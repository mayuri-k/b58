==> flow/design.v <==
module rd(e, rate, clear, clk);
    reg [19:0] q;
    input [19:0] rate; 
    input clear;
    input clk;
    output e;
    always @(posedge clk)
    begin 
		if(!clear)
			 q <= rate - 1'b1;
		else if (rate == 20'b0000_000_000_000_000_000_0)
			q <= 20'b0000_000_000_000_000_000_0;
		else if (q == 20'b0000_000_000_000_000_000_0)
			 q <= rate - 1'b1;
		else
			 q <= q - 1'b1;
    end
    assign e = (q == 20'b0_000_000_000_000_000_000_0) ? 1 : 0;
endmodule
== Step by step through the tools: rd ==
The steps from the RTL of rd to its reports follow in flow order.
Lines are those of the file above, counted from 1.
Operators: Yosys type, input widths -> output width; for muxes data width and select width s.
Cell names lack the library's common part.
The mark - stands for no value.
Inputs
  top module: rd
  clock port: clk
  library: sky130hd
  corner: tt_025C_1v80

== Word level ==
Counts by Yosys on the flattened word-level netlist (proc, flatten, opt, wreduce; memories kept). Register bits leave out memories and registers merged into their read ports (data or address); mux counts leave out enables and synchronous resets folded into registers. Print and check cells are left out. Cells with the same type and inputs are merged into one.
Operators by class
  mux-type cells: 4
  reduce/logical cells: 2
  add/subtract/negate cells: 2
Operators by type and width (count)
  $mux 20: 3
  $sub 20x1->20 const B: 2
  $logic_not 20->1: 2
  $mux 1: 1
Word-level totals
  elaborated cells: 9
  output and inout port bits: 1
  register bits after elaboration: 20
  bits of input ports: 22

== Longest topological paths ==
Longest topological path by Yosys (ltp), each cell counted once; first at word level (registers and memories cut), then after technology mapping (sequential cells cut; the memories' decode and read muxes count).
Logic depth
  depth in word-level cells: 4
  ABC_AREA: 0
  gate-level depth with buffers: 7
  gate-level depth less buffers: 7

== Mapped cells and area ==
Yosys stat after the flow's synthesis: flattened, memories mapped to cells. It holds for the ABC_AREA given above (unset counts as 0); a run with the other value may have another netlist.
The area totals of this step are shown rounded.
Cells by type
  dfxtp_1: count 20, total area 400.384 µm²
  xnor2_1: count 20, total area 175.168 µm²
  nor2_1: count 21, total area 78.826 µm²
  xor2_1: count 9, total area 78.826 µm²
  nor4_1: count 12, total area 75.072 µm²
  mux2i_1: count 6, total area 60.058 µm²
  ha_1: count 4, total area 50.048 µm²
  o22ai_1: count 8, total area 50.048 µm²
  o31a_1: count 5, total area 43.792 µm²
  nor4_4: count 2, total area 42.541 µm²
  nor3_1: count 7, total area 35.034 µm²
  or4_4: count 3, total area 33.782 µm²
  nand2_1: count 8, total area 30.029 µm²
  or4_1: count 4, total area 30.029 µm²
  a2111oi_4: count 1, total area 27.526 µm²
  nor4b_1: count 3, total area 26.275 µm²
  nor4_2: count 2, total area 25.024 µm²
  inv_1: count 6, total area 22.522 µm²
Other cell types: 27; their cells: 40.
Synthesis totals
  cells in the netlist: 181
  mapped area: 0.001607 mm²
  mapped flip-flops: 20
  area of sequential cells: 0.0004004 mm²
  buffers: 4

== Timing after synthesis ==
Source: OpenSTA report_checks on the synthesized netlist (no wires, ideal clock, input and output delay 20% of the period each), path of least setup slack; recovery checks are left aside. Register names are those of the netlist, which keeps one name where synthesis merged equal registers.
Path post-synthesis
  kind: input port to flip-flop
  start: input rate[7]
  end: register q[7]
  setup slack: 377 ps
  launch time at the first pin: 496 ps
  stages on the path: 5
  input delay: 496 ps
  setup time: 120 ps
  required time: 2360 ps
  period: 2480 ps
  delay of the path: 1608 ps
  arrival: 1984 ps
  buffers on the path: 1
  period reached after synthesis: 2103 ps
"delay of the path" = arrival - input delay + setup time.
"stages on the path": output pins that drive a net of the path, with the launching flip-flop's if there is one; two outputs of one cell count as two.
"period reached after synthesis" is the clock period less the worst setup slack; recovery checks do not enter. This is arithmetic on one report: input and output delays are still those of the set period (20% each).
The rows between start and end are the longest chain of elaborated cells between them; the timing report does not say that the signal goes this way. Where chains are equally long, one stands for them.
Each line given opens the expression or statement behind the cell; cells for indexed reads and writes are added by Yosys, which also makes memories of some case tables.
At most two assigning lines are given for a register; there are more.
On the way, post-synthesis
  path through: or4_4 or2_1 nor4_1 buf_2 nor3_2
  length of the longest elaborated chain: 4
  elaborated cells between the ends (all ways): 5
  those cells by class: add/sub (1); mux (3); reduce/logical (1)
Ends and longest elaborated chain, post-synthesis
  start, declared: RTL line 3  | input [19:0] rate;
  $sub 20x1->20: RTL line 14  | q <= rate - 1'b1;
  $mux 20: RTL line 13  | else if (q == 20'b0000_000_000_000_000_000_0)
  $mux 20: RTL line 11  | else if (rate == 20'b0000_000_000_000_000_000_0)
  $mux 20: RTL line 9  | if(!clear)
  end, assigned: RTL line 10  | q <= rate - 1'b1;
  end, assigned: RTL line 14
  end, declared: RTL line 2  | reg [19:0] q;

== Worst path after layout ==
From the final timing report of run 1: the path of least setup slack in the routed layout; clock arrival at registers is part of the times.
The report prints the path's times to 10 ps; the period is as set.
Path post-layout
  kind: input port to flip-flop
  start: input rate[4]
  end: register q[13]
  buffers on the path: 2
  setup time: 110 ps
  required time: 2980 ps
  period: 2780 ps
  input delay: 560 ps
  setup slack: 180 ps
  arrival: 2800 ps
  stages on the path: 7
  launch time at the first pin: 560 ps
The rows between start and end are the longest chain of elaborated cells between them; the timing report does not say that the signal goes this way. Where chains are equally long, one stands for them.
At most two assigning lines are given for a register; there are more.
On the way, post-layout
  path through: clkdlybuf4s50_1 nor4_1 nand3b_1 nor3_1 or2_2 buf_2 o22ai_1
  length of the longest elaborated chain: 4
  elaborated cells between the ends (all ways): 5
  those cells by class: add/sub (1); mux (3); reduce/logical (1)
Ends and longest elaborated chain, post-layout
  start, declared: RTL line 3  | input [19:0] rate;
  $sub 20x1->20: RTL line 14  | q <= rate - 1'b1;
  $mux 20: RTL line 13  | else if (q == 20'b0000_000_000_000_000_000_0)
  $mux 20: RTL line 11  | else if (rate == 20'b0000_000_000_000_000_000_0)
  $mux 20: RTL line 9  | if(!clear)
  end, assigned: RTL line 10  | q <= rate - 1'b1;
  end, assigned: RTL line 14
  end, declared: RTL line 2  | reg [19:0] q;

Memo
Re: implementation data of rd

Settings and measured results of 2 stored flow runs for module rd (sky130hd), not sorted in any way. The constraints put input and output delay at 20% of the set period each and load the outputs with 0.01 pF.
"worst setup path time": the worst setup path's part of the clock period (all of it between registers, 20% less for each end at a port) less its slack. A launch clock that arrives late makes it longer, a capture clock that arrives late makes it shorter.
"power" rests on the timing tool's default activity at the inputs, not on a simulated workload.
"worst setup path time" is known to 10 ps.
The results are shown rounded.
[run 1] settings: period_ns=2.78, CORE_UTILIZATION=63, SETUP_SLACK_MARGIN=0.03, PLACE_DENSITY_LB_ADDON=0.27, TNS_END_PERCENT=65, GPL_TIMING_DRIVEN=0, MIN_ROUTING_LAYER=met1, CAP_MARGIN=20, CORE_MARGIN=2, SLEW_MARGIN=20
[run 1] result: chip area after synthesis (Yosys) 0.001607 mm², die area 0.00297 mm², standard-cell area of the final layout 0.001918 mm², utilization 78.1 %, worst setup slack after layout 178 ps, worst hold slack 602 ps, power 0.0008245 W, worst setup path time 2050 ps, worst setup path kind input port to flip-flop
[run 2] settings: period_ns=2.32, SETUP_SLACK_MARGIN=0.41, CAP_MARGIN=20, CORE_MARGIN=2, CORE_UTILIZATION=40, SLEW_MARGIN=20
[run 2] result: chip area after synthesis (Yosys) 0.001607 mm², die area 0.004539 mm², standard-cell area of the final layout 0.002577 mm², utilization 65.4 %, worst setup slack after layout 249 ps, worst hold slack 581 ps, power 0.001076 W, worst setup path time 2070 ps, worst setup path kind flip-flop to flip-flop
