==> flow/design.v <==
module game_movement(clk,
		     ld,  
		     reset_movement, 
		     move_ball,  
		     move1_up,
		     move1_down,
		     move2_up,
		     move2_down,
		     color_in,
		     paddle1x, 
		     paddle1y, 
		     paddle2x, 
		     paddle2y,  
		     x_out_b,
		     y_out_b,
		     color_out_b,
		     scorep1,
		     scorep2,  
		     paddle1x_out,
		     paddle1y_out, 
		     paddle2x_out, 
		     paddle2y_out,
		     color_out_paddle1,
		     color_out_paddle2,
		     game_over_sig);  
	input clk;
	input ld;
	input reset_movement;
	input move_ball;
	input move1_up;
	input move1_down;
	input move2_up;
	input move2_down;
	input [2:0] color_in;
	input [7:0] paddle1x;
	input [6:0] paddle1y;
	input [7:0] paddle2x;
	input [6:0] paddle2y;
	output reg [7:0] x_out_b;
	output reg [6:0] y_out_b;
	output reg [2:0] color_out_b;
	output reg [3:0] scorep1;  
	output reg [3:0] scorep2;  
	output reg [7:0] paddle1x_out; 
	output reg [6:0] paddle1y_out; 
	output reg [7:0] paddle2x_out; 
	output reg [6:0] paddle2y_out;
	output reg game_over_sig;
	output reg [2:0] color_out_paddle1;
	output reg [2:0] color_out_paddle2;
	reg [6:0] paddle1_init;  
	reg [6:0] paddle2_init;
	reg [7:0] x_counter;  
	reg [6:0] y_counter;  
	reg [7:0] x_max;  
	reg [7:0] x_min;  
	reg [6:0] y_max;  
	reg [6:0] y_min;  
	reg x_forward;  
	reg y_forward;  
	reg [7:0] x_before;
	reg [6:0] y_before;
	reg drawn_b;
	reg [3:0] paddley_count; 
	reg deleted1_up;
	reg deleted1_down;
	reg deleted2_up;
	reg deleted2_down;
	reg drawn;
	reg [6:0] y_screen;
	always @(posedge clk) 
	begin
		if (reset_movement == 1'b0)
		begin
			paddle1_init <= 7'b0110110;
			paddle2_init <= 7'b0110110;
			paddley_count <= 4'b0000;
			deleted1_up <= 1'b0;
			deleted1_down <= 1'b0;
			deleted2_up <= 1'b0;
			deleted2_down <= 1'b0;
			drawn <= 1'b0;
			y_screen <= y_screen + 1'b1;
		end  
		if(ld)
		begin
			if(paddley_count != 4'b1111)
				paddley_count <= paddley_count + 1'b1;
			else
			begin
				drawn <= 1'b1;
			end
			if(drawn == 1'b1)
			begin
				if(move1_up == 1'b1 && deleted1_up == 1'b0)
				begin
					paddle1y_out <= paddle1_init + paddley_count; 
					color_out_paddle1 <= 3'b000;
					deleted1_up <= 1'b1;
				end
				else if(deleted1_up == 1'b1)
				begin
					paddle1y_out <= paddle1_init - 1'b1;
					color_out_paddle1 <= color_in;
					paddle1_init <= paddle1_init - 1'b1;
					deleted1_up <= 1'b0;
				end
				else if(move1_down == 1'b1 && deleted1_down == 1'b0)
				begin
					paddle1y_out <= paddle1_init;
					color_out_paddle1 <= 3'b000;
					deleted1_down <= 1'b1;
				end
				else if(deleted1_down == 1'b1)
				begin
					paddle1y_out <= paddle1_init + paddley_count + 1'b1;
					color_out_paddle1 <= color_in;
					paddle1_init <= paddle1_init + 1'b1;
					deleted1_down <= 1'b0;
				end
				if(move2_up == 1'b1 && deleted2_up == 1'b0)
				begin
					paddle2y_out <= paddle2_init + paddley_count;
					color_out_paddle2 <= 3'b000;
					deleted2_up <= 1'b1;
				end
				else if(deleted2_up == 1'b1)
				begin
					paddle2y_out <= paddle2_init - 1'b1;
					color_out_paddle2 <= color_in;
					paddle2_init <= paddle2_init - 1'b1;
					deleted2_up <= 1'b0;
				end
				else if(move2_down == 1'b1 && deleted2_down == 1'b0)
				begin
					paddle2y_out <= paddle2_init;
					color_out_paddle2 <= 3'b000;
					deleted2_down <= 1'b1;
				end
				else if(deleted2_down == 1'b1)
				begin
					paddle2y_out <= paddle2_init + paddley_count + 1'b1;
					color_out_paddle2 <= color_in;
					paddle2_init <= paddle2_init + 1'b1;
					deleted2_down <= 1'b0;
				end
			end
			else
			begin
				paddle1x_out <= paddle1x;
				paddle1y_out <= paddle1_init + paddley_count;
				paddle2x_out <= paddle2x;
				paddle2y_out <= paddle2_init + paddley_count;
				color_out_paddle1 <= color_in;
				color_out_paddle2 <= color_in;
			end
			if(game_over_sig == 1'b1)
			begin
				if(y_screen <= 7'b1111111)
				begin
					y_screen <= y_screen + 1'b1;
					color_out_paddle1 <= 3'b000;
					color_out_paddle2 <= 3'b000;
					paddle1y_out <= y_screen;
					paddle2y_out <= y_screen;
				end
			end
		end  
	end
	always@(posedge clk)
	begin
		if (reset_movement == 1'b0)
		begin
			x_max <= 8'b10011111; 
			y_max <= 7'b1110111;
			x_min <= 8'b0000001;
			y_min <= 7'b000010;
			x_counter <= 8'b01010000;  
			y_counter <= 7'b0111100;  
			x_forward <= 1'b1;
			y_forward <= 1'b1;
			drawn_b <= 1'b0;  
			scorep1 <= 4'b0000;
			scorep2 <= 4'b0000;
			game_over_sig <= 1'b0;
		end  
		if(ld)  
		begin
			if(move_ball && !game_over_sig) 
			begin
				if(drawn_b == 1'b0 && game_over_sig == 1'b0) 
				begin
					if(x_counter != x_max && x_forward == 1'b1)
					begin
						x_counter <= x_counter + 1'b1;  
						x_out_b <= x_counter; 
						color_out_b <= color_in;
					end
					else if(x_counter != x_min && x_forward == 1'b0)
					begin
						x_counter <= x_counter - 1'b1; 
						x_out_b <= x_counter;
						color_out_b <= color_in;
					end
					else
					begin
						if(x_counter >= x_max)
						begin 
							x_forward <= 1'b0;  
							color_out_b <= color_in;
							if(scorep1 != 4'b0011)  
								scorep1 <= scorep1 + 1'b1;
							else
							begin
								scorep1 <= scorep1 + 1'b1;
								game_over_sig <= 1'b1;
							end
						end
						else
						begin
							x_forward <= 1'b1;  
							color_out_b <= color_in;
							if(scorep2 != 4'b0011)
								scorep2 <= scorep2 + 1'b1;  
							else
							begin
								scorep1 <= scorep1 + 1'b1;
								game_over_sig <= 1'b1;
							end
						end
					end
					if(y_counter != y_max && y_forward == 1'b1)  
					begin
						y_counter <= y_counter + 1'b1;
						y_out_b <= y_counter;
						color_out_b <= color_in;
					end
					else if(y_counter != y_min && y_forward == 1'b0)
					begin
						y_counter <= y_counter - 1'b1;
						y_out_b <= y_counter;
						color_out_b <= color_in;
					end
					else
					begin
						if(y_counter == y_max)  
						begin
							y_forward <= 1'b0;
							color_out_b <= color_in;
						end
						else  
						begin
							y_forward <= 1'b1;
							color_out_b <= color_in;
						end
					end
					if ((x_counter <= paddle1x_out + 2'b10) && (x_forward == 0) && (y_counter >= paddle1_init) && (y_counter <= paddle1_init + 4'b1111))
						x_forward <= 1'b1;	
					else if ((x_counter >= paddle2x_out - 2'b10) && (x_forward == 1) && (y_counter >= paddle2_init) && (y_counter <= paddle2_init + 4'b1111))
						x_forward <= 1'b0;
					drawn_b <= 1'b1;  
				end
				else if (drawn_b == 1'b1) 
				begin
					drawn_b <= 1'b0;
					color_out_b <= 3'b000;
				end
			end
			else if(game_over_sig == 1'b1)
			begin
				color_out_b <= 3'b000;
			end
		end  
	end
endmodule
### Tool chain data of game_movement

What the tools print for game_movement, step after step.
Lines are those of the file above, counted from 1.
Library cell names are shortened.
The mark - stands for no value.

| inputs | value |
|---|---|
| top module | game_movement |
| clock port | clk |
| library | sky130hd |
| corner | tt_025C_1v80 |

### Word-level counts

Counts by Yosys on the flattened word-level netlist (proc, flatten, opt, wreduce; memories kept). Register bits leave out memories and registers merged into their read ports (data or address). Print and check cells are left out. Cells with the same type and inputs are merged into one.

| bit counts | value |
|---|---|
| bits in registers | 111 |
| latch bits | 0 |
| bits in writable memories | 0 |
| bits in read-only memories | 0 |
| word width x clocked read ports | 0 |
| memory cells | 0 |

| cells by class | value |
|---|---|
| add/subtract/negate cells | 20 |
| multiply operators | 0 |
| div/mod/pow operators | 0 |
| order comparisons | 8 |
| equality and inequality tests | 9 |
| shifts and indexed selects | 0 |
| muxes and demuxes | 142 |
| bitwise logic cells | 9 |
| reduce/logical cells | 24 |

Operators with widths:

| cell | number |
|---|---|
| 7-bit 2-to-1 mux | 40 |
| 4-bit 2-to-1 mux | 19 |
| 8-bit 2-to-1 mux | 8 |
| 1-bit 2-to-1 mux | 57 |
| 3-bit 2-to-1 mux | 18 |
| 7-bit by 1-bit adder with 7-bit output (second input constant) | 6 |
| 7-bit by 1-bit subtractor with 7-bit output (second input constant) | 3 |
| 1-bit logical AND | 16 |
| 7-bit by 4-bit adder with 7-bit output | 2 |
| 7-bit by 4-bit adder with 7-bit output (second input constant) | 2 |
| 7-bit >= comparator | 2 |
| 7-bit less-or-equal comparator | 2 |
| 4-bit by 1-bit adder with 4-bit output (second input constant) | 3 |
| 1-bit inverter | 9 |
| 4-bit by 2-bit != test with 1-bit output (second input constant) | 2 |
| 4-bit AND reduction | 2 |
| 8-bit by 1-bit adder with 8-bit output (second input constant) | 1 |
| 8-bit by 1-bit subtractor with 8-bit output (second input constant) | 1 |
| 8-bit by 1-bit != test with 1-bit output (second input constant) | 1 |
| 8-bit by 2-bit adder with 8-bit output (second input constant) | 1 |
| 8-bit by 2-bit subtractor with 8-bit output (second input constant) | 1 |
| 8-bit >= comparator | 1 |
| 8-bit less-or-equal comparator | 1 |
| 8-bit >= comparator (second input constant) | 1 |
| 8-bit != test (second input constant) | 1 |
| 7-bit by 2-bit != test with 1-bit output (second input constant) | 1 |
| 7-bit less-or-equal comparator (second input constant) | 1 |
| 7-bit == test (second input constant) | 1 |

Not listed: further kinds 7, cells in them 9.

### Longest topological paths

Depth = most cells in a row (Yosys ltp): at word level without a register or memory, in the mapped netlist without a sequential cell, where the memories' decode and read muxes count.

| depth | value |
|---|---|
| depth in word-level cells | 10 |
| ABC_AREA | 1 |
| mapped depth | 18 |

### Netlist

The flow's flattened synthesis, as Yosys stat reports it; memories are mapped. The netlist is that of the ABC_AREA named above (0 if unset); the other value can give another one.
The area totals of this step are shown rounded.

Cells by type:

| cell | number | area in all (um^2) |
|---|---|---|
| edfxtp_1 | 54 | 1.62E+03 |
| dfxtp_1 | 57 | 1.14E+03 |
| ha_1 | 70 | 875.84 |
| nand2_1 | 230 | 863.328 |
| inv_1 | 148 | 555.533 |
| o21ai_0 | 92 | 460.442 |
| nand3_1 | 82 | 410.394 |
| a21oi_1 | 71 | 355.341 |
| nor2_1 | 91 | 341.578 |
| xor2_1 | 24 | 210.202 |
| nand4_1 | 18 | 112.608 |
| o22ai_1 | 15 | 93.84 |
| nor3_1 | 16 | 80.077 |
| xnor2_1 | 9 | 78.826 |
| o31ai_1 | 8 | 60.058 |
| o21a_1 | 7 | 52.55 |
| buf_2 | 10 | 50.048 |
| clkbuf_1 | 12 | 45.043 |

Not listed: further types 33, cells in them 75.

| synthesis totals | value |
|---|---|
| cell count | 1089 |
| synthesis area | 7990 um^2 |
| mapped flip-flops | 111 |

### Path before layout

OpenSTA on the mapped netlist: ideal clock, no wires. The path of least setup slack (recovery checks aside). Input and output delay are each 20% of the period. Register names are those of the netlist, which keeps one name where synthesis merged equal registers.

| timing path post-synthesis | value |
|---|---|
| kind | register to register |
| from | register paddle2_init[0] |
| to | register paddle2y_out[6] |
| period | 2.52 ns |
| setup time | 0.258 ns |
| time at the first pin | 0.000 ns |
| arrival | 2.036 ns |
| required time | 2.262 ns |
| slack | 0.227 ns |
| path delay | 2.294 ns |
| stages | 15 |
| buffers on the path | 0 |
| period reached after synthesis | 2.293 ns |

"path delay" is the arrival time less input delay plus setup time.
"stages" counts driving pins, that of a launching flip-flop among them; a cell with two outputs on the path counts twice.
"period reached after synthesis" is the clock period less the worst setup slack; recovery checks do not enter. This is arithmetic on one report: input and output delays are still those of the set period (20% each).
The rows between start and end are the longest chain of elaborated cells between them; the timing report does not say that the signal goes this way. Where chains are equally long, one stands for them.
A line is the first line of the expression or statement that the cell stems from. Yosys adds cells for indexed reads and writes and turns some case tables into memories.
A register here has more assigning lines than the two given.

| on the way, post-synthesis | value |
|---|---|
| cells stage by stage | dfxtp_1 ha_1 inv_1 fa_1 inv_1 ha_1 inv_1 nor2_1 nand3_1 nor2_1 nand3_1 nand3_1 nand2_1 nand2_1 a21oi_1 |
| length of the longest elaborated chain | 9 |
| elaborated cells on any way between the ends | 10 |

Ends and longest elaborated chain, post-synthesis:

| element | RTL line | source |
|---|---|---|
| from (decl) | 52 | `reg [6:0] paddle2_init;` |
| from (assign) | 131 | `paddle2_init <= paddle2_init - 1'b1;` |
| from (assign) | 144 | `paddle2_init <= paddle2_init + 1'b1;` |
| 7-bit by 4-bit adder with 7-bit output | 142 | `paddle2y_out <= paddle2_init + paddley_count + 1'b1;` |
| 7-bit by 1-bit adder with 7-bit output | 142 |  |
| 7-bit 2-to-1 mux | 140 | `else if(deleted2_down == 1'b1)` |
| 7-bit 2-to-1 mux | 134 | `else if(move2_down == 1'b1 && deleted2_down == 1'b0)` |
| 7-bit 2-to-1 mux | 127 | `else if(deleted2_up == 1'b1)` |
| 7-bit 2-to-1 mux | 121 | `if(move2_up == 1'b1 && deleted2_up == 1'b0)` |
| 7-bit 2-to-1 mux | 93 | `if(drawn == 1'b1)` |
| 7-bit 2-to-1 mux | 159 | `if(y_screen <= 7'b1111111)` |
| 7-bit 2-to-1 mux | 157 | `if(game_over_sig == 1'b1)` |
| to (assign) | 153 | `paddle2y_out <= paddle2_init + paddley_count;` |
| to (assign) | 165 | `paddle2y_out <= y_screen;` |
| to (decl) | 47 | `output reg [6:0] paddle2y_out;` |

### Timing after layout

From the final timing report of flow run 1: the path of least setup slack in the routed layout; clock arrival at registers is part of the times.

| timing path after layout | value |
|---|---|
| kind | register to register |
| from | register paddle2_init[0] |
| to | register paddle2y_out[6] |
| period | 2.6 ns |
| setup time | 0.26 ns |
| time at the first pin | 0.36 ns |
| arrival | 2.48 ns |
| required time | 2.71 ns |
| slack | 0.23 ns |
| stages | 15 |
| buffers on the path | 0 |

The rows between start and end are the longest chain of elaborated cells between them; the timing report does not say that the signal goes this way. Where chains are equally long, one stands for them.
A register here has more assigning lines than the two given.

| on the way, after layout | value |
|---|---|
| cells stage by stage | dfxtp_4 ha_2 inv_1 fa_1 inv_1 ha_1 inv_1 nor2_2 nand3_2 nor2_4 nand3_1 nand3_1 nand2_1 nand2_1 a21oi_1 |
| length of the longest elaborated chain | 9 |
| elaborated cells on any way between the ends | 10 |

Ends and longest elaborated chain, after layout:

| element | RTL line | source |
|---|---|---|
| from (decl) | 52 | `reg [6:0] paddle2_init;` |
| from (assign) | 131 | `paddle2_init <= paddle2_init - 1'b1;` |
| from (assign) | 144 | `paddle2_init <= paddle2_init + 1'b1;` |
| 7-bit by 4-bit adder with 7-bit output | 142 | `paddle2y_out <= paddle2_init + paddley_count + 1'b1;` |
| 7-bit by 1-bit adder with 7-bit output | 142 |  |
| 7-bit 2-to-1 mux | 140 | `else if(deleted2_down == 1'b1)` |
| 7-bit 2-to-1 mux | 134 | `else if(move2_down == 1'b1 && deleted2_down == 1'b0)` |
| 7-bit 2-to-1 mux | 127 | `else if(deleted2_up == 1'b1)` |
| 7-bit 2-to-1 mux | 121 | `if(move2_up == 1'b1 && deleted2_up == 1'b0)` |
| 7-bit 2-to-1 mux | 93 | `if(drawn == 1'b1)` |
| 7-bit 2-to-1 mux | 159 | `if(y_screen <= 7'b1111111)` |
| 7-bit 2-to-1 mux | 157 | `if(game_over_sig == 1'b1)` |
| to (assign) | 153 | `paddle2y_out <= paddle2_init + paddley_count;` |
| to (assign) | 165 | `paddle2y_out <= y_screen;` |
| to (decl) | 47 | `output reg [6:0] paddle2y_out;` |

==> runs of game_movement <==
Below are 2 stored runs of the flow (Yosys, OpenROAD; platform sky130hd) on game_movement, each with its settings and what was measured, unordered. Constraints: input delay and output delay 20% of the set period each, output load 0.01 pF.
"clock period achieved" means the clock period less the worst setup slack. The figure is calculated, with input and output delays left at 20% of the set period.
By "worst setup path time" is meant the share of the clock period that the worst setup path is allowed (20% is reserved at inputs, 20% at outputs), minus its slack. Clock arrival times at its registers enter into it.
"power consumption" rests on the timing tool's default activity at the inputs, not on a simulated workload.
The results are shown rounded.

## Flow run 1

==> flow/run.sh <==
#!/bin/bash
# the make line also repeats the synthesis and layout settings of config.mk as NAME=value (left out here)
make -C /OpenROAD-flow-scripts/flow DESIGN_CONFIG=/design/flow/config.mk WORK_HOME=/design/flow/orfs CLKGATE_MAP_FILE= finish
==> flow/config.mk <==
export PLATFORM = sky130hd
export DESIGN_NAME = game_movement
export DESIGN_NICKNAME = game_movement
export VERILOG_FILES = /design/flow/design.v
export SDC_FILE = /design/flow/constraint.sdc
export NUM_CORES = 4
export LEC_CHECK = 0
export ABC_AREA = 1
export CAP_MARGIN = 20
export CORE_MARGIN = 7
export CORE_UTILIZATION = 16
export CTS_CLUSTER_SIZE = 29
export GPL_ROUTABILITY_DRIVEN = 0
export MAX_ROUTING_LAYER = met5
export PLACE_DENSITY = 0.73
export SETUP_SLACK_MARGIN = 0.1
export SLEW_MARGIN = 20
export TNS_END_PERCENT = 90
==> flow/constraint.sdc <==
create_clock -name core_clock -period 2.6 [get_ports {clk}]
set_input_delay 0.5200 -clock core_clock [delete_from_list [all_inputs] [get_ports {clk}]]
set_output_delay 0.5200 -clock core_clock [all_outputs]
set_load 0.01 [all_outputs]

| result of flow run 1 | value |
|---|---|
| power consumption | 4.78 mW |
| smallest setup slack | 0.228 ns |
| smallest hold slack | 0.492 ns |
| die footprint | 56400 um^2 |
| std-cell area (final layout) | 10200 um^2 |
| total negative slack on setup checks | 0.000 ns |
| final utilization | 20.8% |
| netlist area reported by Yosys | 7990 um^2 |
| worst setup path time | 2.37 ns |
| worst setup path kind | register to register |
| clock period achieved | 2.372 ns |

## Flow run 2

==> flow/run.sh <==
#!/bin/bash
# the make line also repeats the synthesis and layout settings of config.mk as NAME=value (left out here)
make -C /OpenROAD-flow-scripts/flow DESIGN_CONFIG=/design/flow/config.mk WORK_HOME=/design/flow/orfs CLKGATE_MAP_FILE= finish
==> flow/config.mk <==
export PLATFORM = sky130hd
export DESIGN_NAME = game_movement
export DESIGN_NICKNAME = game_movement
export VERILOG_FILES = /design/flow/design.v
export SDC_FILE = /design/flow/constraint.sdc
export NUM_CORES = 4
export LEC_CHECK = 0
export CAP_MARGIN = 20
export CORE_MARGIN = 2
export CORE_UTILIZATION = 40
export SETUP_SLACK_MARGIN = 0.05
export SLEW_MARGIN = 20
==> flow/constraint.sdc <==
create_clock -name core_clock -period 3.01 [get_ports {clk}]
set_input_delay 0.6020 -clock core_clock [delete_from_list [all_inputs] [get_ports {clk}]]
set_output_delay 0.6020 -clock core_clock [all_outputs]
set_load 0.01 [all_outputs]

| result of flow run 2 | value |
|---|---|
| power consumption | 3.98 mW |
| smallest setup slack | 0.299 ns |
| smallest hold slack | 0.500 ns |
| die footprint | 20900 um^2 |
| std-cell area (final layout) | 9440 um^2 |
| total negative slack on setup checks | 0.000 ns |
| final utilization | 48.6% |
| netlist area reported by Yosys | 7900 um^2 |
| worst setup path time | 2.71 ns |
| worst setup path kind | register to register |
| clock period achieved | 2.711 ns |
